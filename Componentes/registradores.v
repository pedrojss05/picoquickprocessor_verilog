==> flow/design.v <==
module registradores(
	input clk,
	input rst,
	input [3:0] add_reg1,  
	input [3:0] add_reg2,  
	input [3:0] add_reg_write,  
	input [31:0] data_reg_write,  
	input enable_write,  
	output [31:0] reg_out1,  
	output [31:0] reg_out2  
);
reg [31:0] registrador [15:0];
integer i;
always@(posedge clk or posedge rst)begin
	if (rst)begin
			for(i = 0; i < 16; i = i + 1)begin
				registrador[i] = 0;
		end
	end
	else begin
		if(enable_write) begin
			registrador[add_reg_write] = data_reg_write;
		end
	end
end
assign reg_out1 = registrador[add_reg1];
assign reg_out2 = registrador[add_reg2];
endmodule
### Step by step through the tools: registradores

Tool output for the design above, in the order of the flow.
Line numbers count from 1 in the design file above.
Operators carry their Yosys type and port widths (W data, S select, Z words).
Cell names lack the library's common part.
A cell with - has no value.

* top module: registradores
* clock port: clk
* library: sky130hd
* library corner: tt_025C_1v80

### Word level

Counts by Yosys on the flattened word-level netlist (proc, flatten, opt, wreduce). Print and check cells are left out. Cells with the same type and inputs are merged into one.

* elaborated cells: 130
* register bits after elaboration: 512

* bitwise gates (word level): 16
* eq/ne operators: 45
* reduce/logical cells: 35
* mux-type cells: 18

Operators with widths (count)
* $pmux W32 S16: 2
* $mux W32: 16
* $reduce_or A15 Y1: 16
* $eq A4 B4 Y1 const B: 24
* $eq A4 B3 Y1 const B: 12
* $reduce_and A2 Y1: 16
* $eq A4 B2 Y1 const B: 6
* $not A1 Y1: 16
* $eq A4 B1 Y1 const B: 3
* $logic_not A4 Y1: 3

### Logic depth

Depth = most cells in a row (Yosys ltp): at word level without a register or memory, in the mapped netlist without a sequential cell, where the memories' decode and read muxes count.

* word-level depth: 4
* ABC_AREA: 0
* depth in mapped cells: 8
* gate-level depth less buffers: 5

### Mapped cells and area

Yosys stat after the flow's synthesis: flattened, memories mapped to cells. It holds for the ABC_AREA given above (unset counts as 0); a run with the other value may have another netlist.

* standard cells after synthesis: 2327
* buffer cells: 238
* flip-flops: 512
* cell area after synthesis: 26993.4 um2

Cells by type
* dfrtp_1: count 512, total area 1.28E+04 um2
* mux2_2: count 511, total area 5.75E+03 um2
* a22oi_1: count 134, total area 1.01E+03 um2
* a22o_1: count 88, total area 770.739 um2
* a221oi_1: count 78, total area 683.155 um2
* mux2i_1: count 64, total area 640.614 um2
* clkbuf_1: count 140, total area 525.504 um2
* o32a_1: count 50, total area 500.48 um2
* o22ai_1: count 59, total area 369.104 um2
* nor2_1: count 93, total area 349.085 um2
* buf_2: count 69, total area 345.331 um2
* nand2_1: count 89, total area 334.07 um2
* a21oi_1: count 63, total area 315.302 um2
* nor2b_1: count 50, total area 312.8 um2
* mux2_1: count 24, total area 270.259 um2
* a222oi_1: count 25, total area 250.24 um2
* o21ai_0: count 50, total area 250.24 um2
* o211ai_1: count 26, total area 195.187 um2

Not listed: further types 35, cells in them 202.

### Path before layout

Path of least setup slack by OpenSTA after synthesis, without wires, with an ideal clock, recovery checks aside; 20% of the period is set as input and as output delay. Where synthesis merged equal registers, the netlist keeps one of their names.

* path kind: input port to output port
* from: input add_reg2[0]
* to: output reg_out2[15]
* stages on the path: 6
* external output delay: 0.524 ns
* required time: 2.096 ns
* launch time at the first pin: 0.524 ns
* setup slack: 0.089 ns
* delay of the path: 1.483 ns
* clock period: 2.62 ns
* path buffers: 2
* arrival: 2.007 ns
* period reached after synthesis: 2.531 ns

"delay of the path" = arrival - input delay + setup time.
A path that ends at an output port has no setup time.
"stages on the path": output pins that drive a net of the path, with the launching flip-flop's if there is one; two outputs of one cell count as two.
"period reached after synthesis" = period - worst setup slack (recovery checks aside). The figure is calculated, with input and output delays left at 20% of the set period.
The rows between start and end are the longest chain of elaborated cells between them; the timing report does not say that the signal goes this way. Where chains are equally long, one stands for them.
Each line given opens the expression or statement behind the cell; cells for indexed reads and writes are added by Yosys, which also makes memories of some case tables.

* path through: buf_2 > buf_1 > mux2_2 > a22oi_1 > o211ai_1 > o32a_1
* length of the longest elaborated chain: 2

RTL lines, path after synthesis
* from (decl): line 5 `input [3:0] add_reg2,`
* $eq A4 B4 Y1: line 27 `assign reg_out2 = registrador[add_reg2];`
* $pmux W32 S16: line 27
* to (decl): line 10 `output [31:0] reg_out2`

### Path in the finished layout

From the final timing report of run 1: the path of least setup slack in the routed layout; clock arrival at registers is part of the times.

* path kind: input port to output port
* from: input add_reg1[1]
* to: output reg_out1[14]
* required time: 3.11 ns
* path buffers: 4
* setup slack: 0.06 ns
* clock period: 3.89 ns
* external output delay: 0.78 ns
* launch time at the first pin: 0.78 ns
* stages on the path: 9
* arrival: 3.05 ns

The rows between start and end are the longest chain of elaborated cells between them; the timing report does not say that the signal goes this way. Where chains are equally long, one stands for them.

* path through: buf_2 > buf_12 > nor2b_4 > buf_12 > a22o_1 > a222oi_1 > o21ai_1 > o32a_1 > clkdlybuf4s50_1
* length of the longest elaborated chain: 2

RTL lines, path post-layout
* from (decl): line 4 `input [3:0] add_reg1,`
* $eq A4 B4 Y1: line 26 `assign reg_out1 = registrador[add_reg1];`
* $pmux W32 S16: line 26
* to (decl): line 9 `output [31:0] reg_out1,`

--- measured runs ---
Stored flow runs of registradores (2 of them; Yosys, OpenROAD, sky130hd). They differ in their settings and are not a sequence. Constraints: input delay and output delay 20% of the set period each, output load 0.01 pF.
"achieved period" = clock period - worst setup slack. The figure is calculated, with input and output delays left at 20% of the set period.
"critical setup path time": the worst setup path's part of the clock period (all of it between registers, 20% less for each end at a port) less its slack. A launch clock that arrives late makes it longer, a capture clock that arrives late makes it shorter.

### Run 1

==> flow/run.sh <==
#!/bin/bash
# the make line also repeats the synthesis and layout settings of config.mk as NAME=value (left out here)
make -C /OpenROAD-flow-scripts/flow DESIGN_CONFIG=/design/flow/config.mk WORK_HOME=/design/flow/orfs CLKGATE_MAP_FILE= finish
==> flow/config.mk <==
export PLATFORM = sky130hd
export DESIGN_NAME = registradores
export DESIGN_NICKNAME = registradores
export VERILOG_FILES = /design/flow/design.v
export SDC_FILE = /design/flow/constraint.sdc
export NUM_CORES = 4
export LEC_CHECK = 0
export CAP_MARGIN = 20
export CELL_PAD_IN_SITES_DETAIL_PLACEMENT = 2
export CORE_ASPECT_RATIO = 1.84
export CORE_MARGIN = 10
export CORE_UTILIZATION = 18
export CTS_CLUSTER_SIZE = 84
export PLACE_DENSITY_LB_ADDON = 0.07
export SLEW_MARGIN = 20
==> flow/constraint.sdc <==
create_clock -name core_clock -period 3.89 [get_ports {clk}]
set_input_delay 0.7780 -clock core_clock [delete_from_list [all_inputs] [get_ports {clk}]]
set_output_delay 0.7780 -clock core_clock [all_outputs]
set_load 0.01 [all_outputs]

Results of run 1:
- Chip area after synthesis (Yosys): 26993.4 um2
- Utilization after routing: 23.6%
- Total die area: 166578.0 um2
- Critical setup path time: 2.27 ns
- Worst setup path type: input port to output port
- Worst setup slack after layout: 0.060 ns
- Worst hold slack: 0.513 ns
- Achieved period: 3.830 ns

### Run 2

==> flow/run.sh <==
#!/bin/bash
# the make line also repeats the synthesis and layout settings of config.mk as NAME=value (left out here)
make -C /OpenROAD-flow-scripts/flow DESIGN_CONFIG=/design/flow/config.mk WORK_HOME=/design/flow/orfs CLKGATE_MAP_FILE= finish
==> flow/config.mk <==
export PLATFORM = sky130hd
export DESIGN_NAME = registradores
export DESIGN_NICKNAME = registradores
export VERILOG_FILES = /design/flow/design.v
export SDC_FILE = /design/flow/constraint.sdc
export NUM_CORES = 4
export LEC_CHECK = 0
export ABC_AREA = 0
export CAP_MARGIN = 20
export CELL_PAD_IN_SITES_DETAIL_PLACEMENT = 0
export CORE_MARGIN = 2
export CORE_UTILIZATION = 56
export GPL_ROUTABILITY_DRIVEN = 1
export GPL_TIMING_DRIVEN = 0
export MAX_ROUTING_LAYER = met4
export SLEW_MARGIN = 20
export TNS_END_PERCENT = 40
==> flow/constraint.sdc <==
create_clock -name core_clock -period 4.06 [get_ports {clk}]
set_input_delay 0.8120 -clock core_clock [delete_from_list [all_inputs] [get_ports {clk}]]
set_output_delay 0.8120 -clock core_clock [all_outputs]
set_load 0.01 [all_outputs]

Results of run 2:
- Chip area after synthesis (Yosys): 26993.4 um2
- Utilization after routing: 67.9%
- Total die area: 49974.6 um2
- Critical setup path time: 2.58 ns
- Worst setup path type: input port to output port
- Worst setup slack after layout: -0.145 ns
- Worst hold slack: 0.512 ns
- Achieved period: 4.205 ns
--- end ---
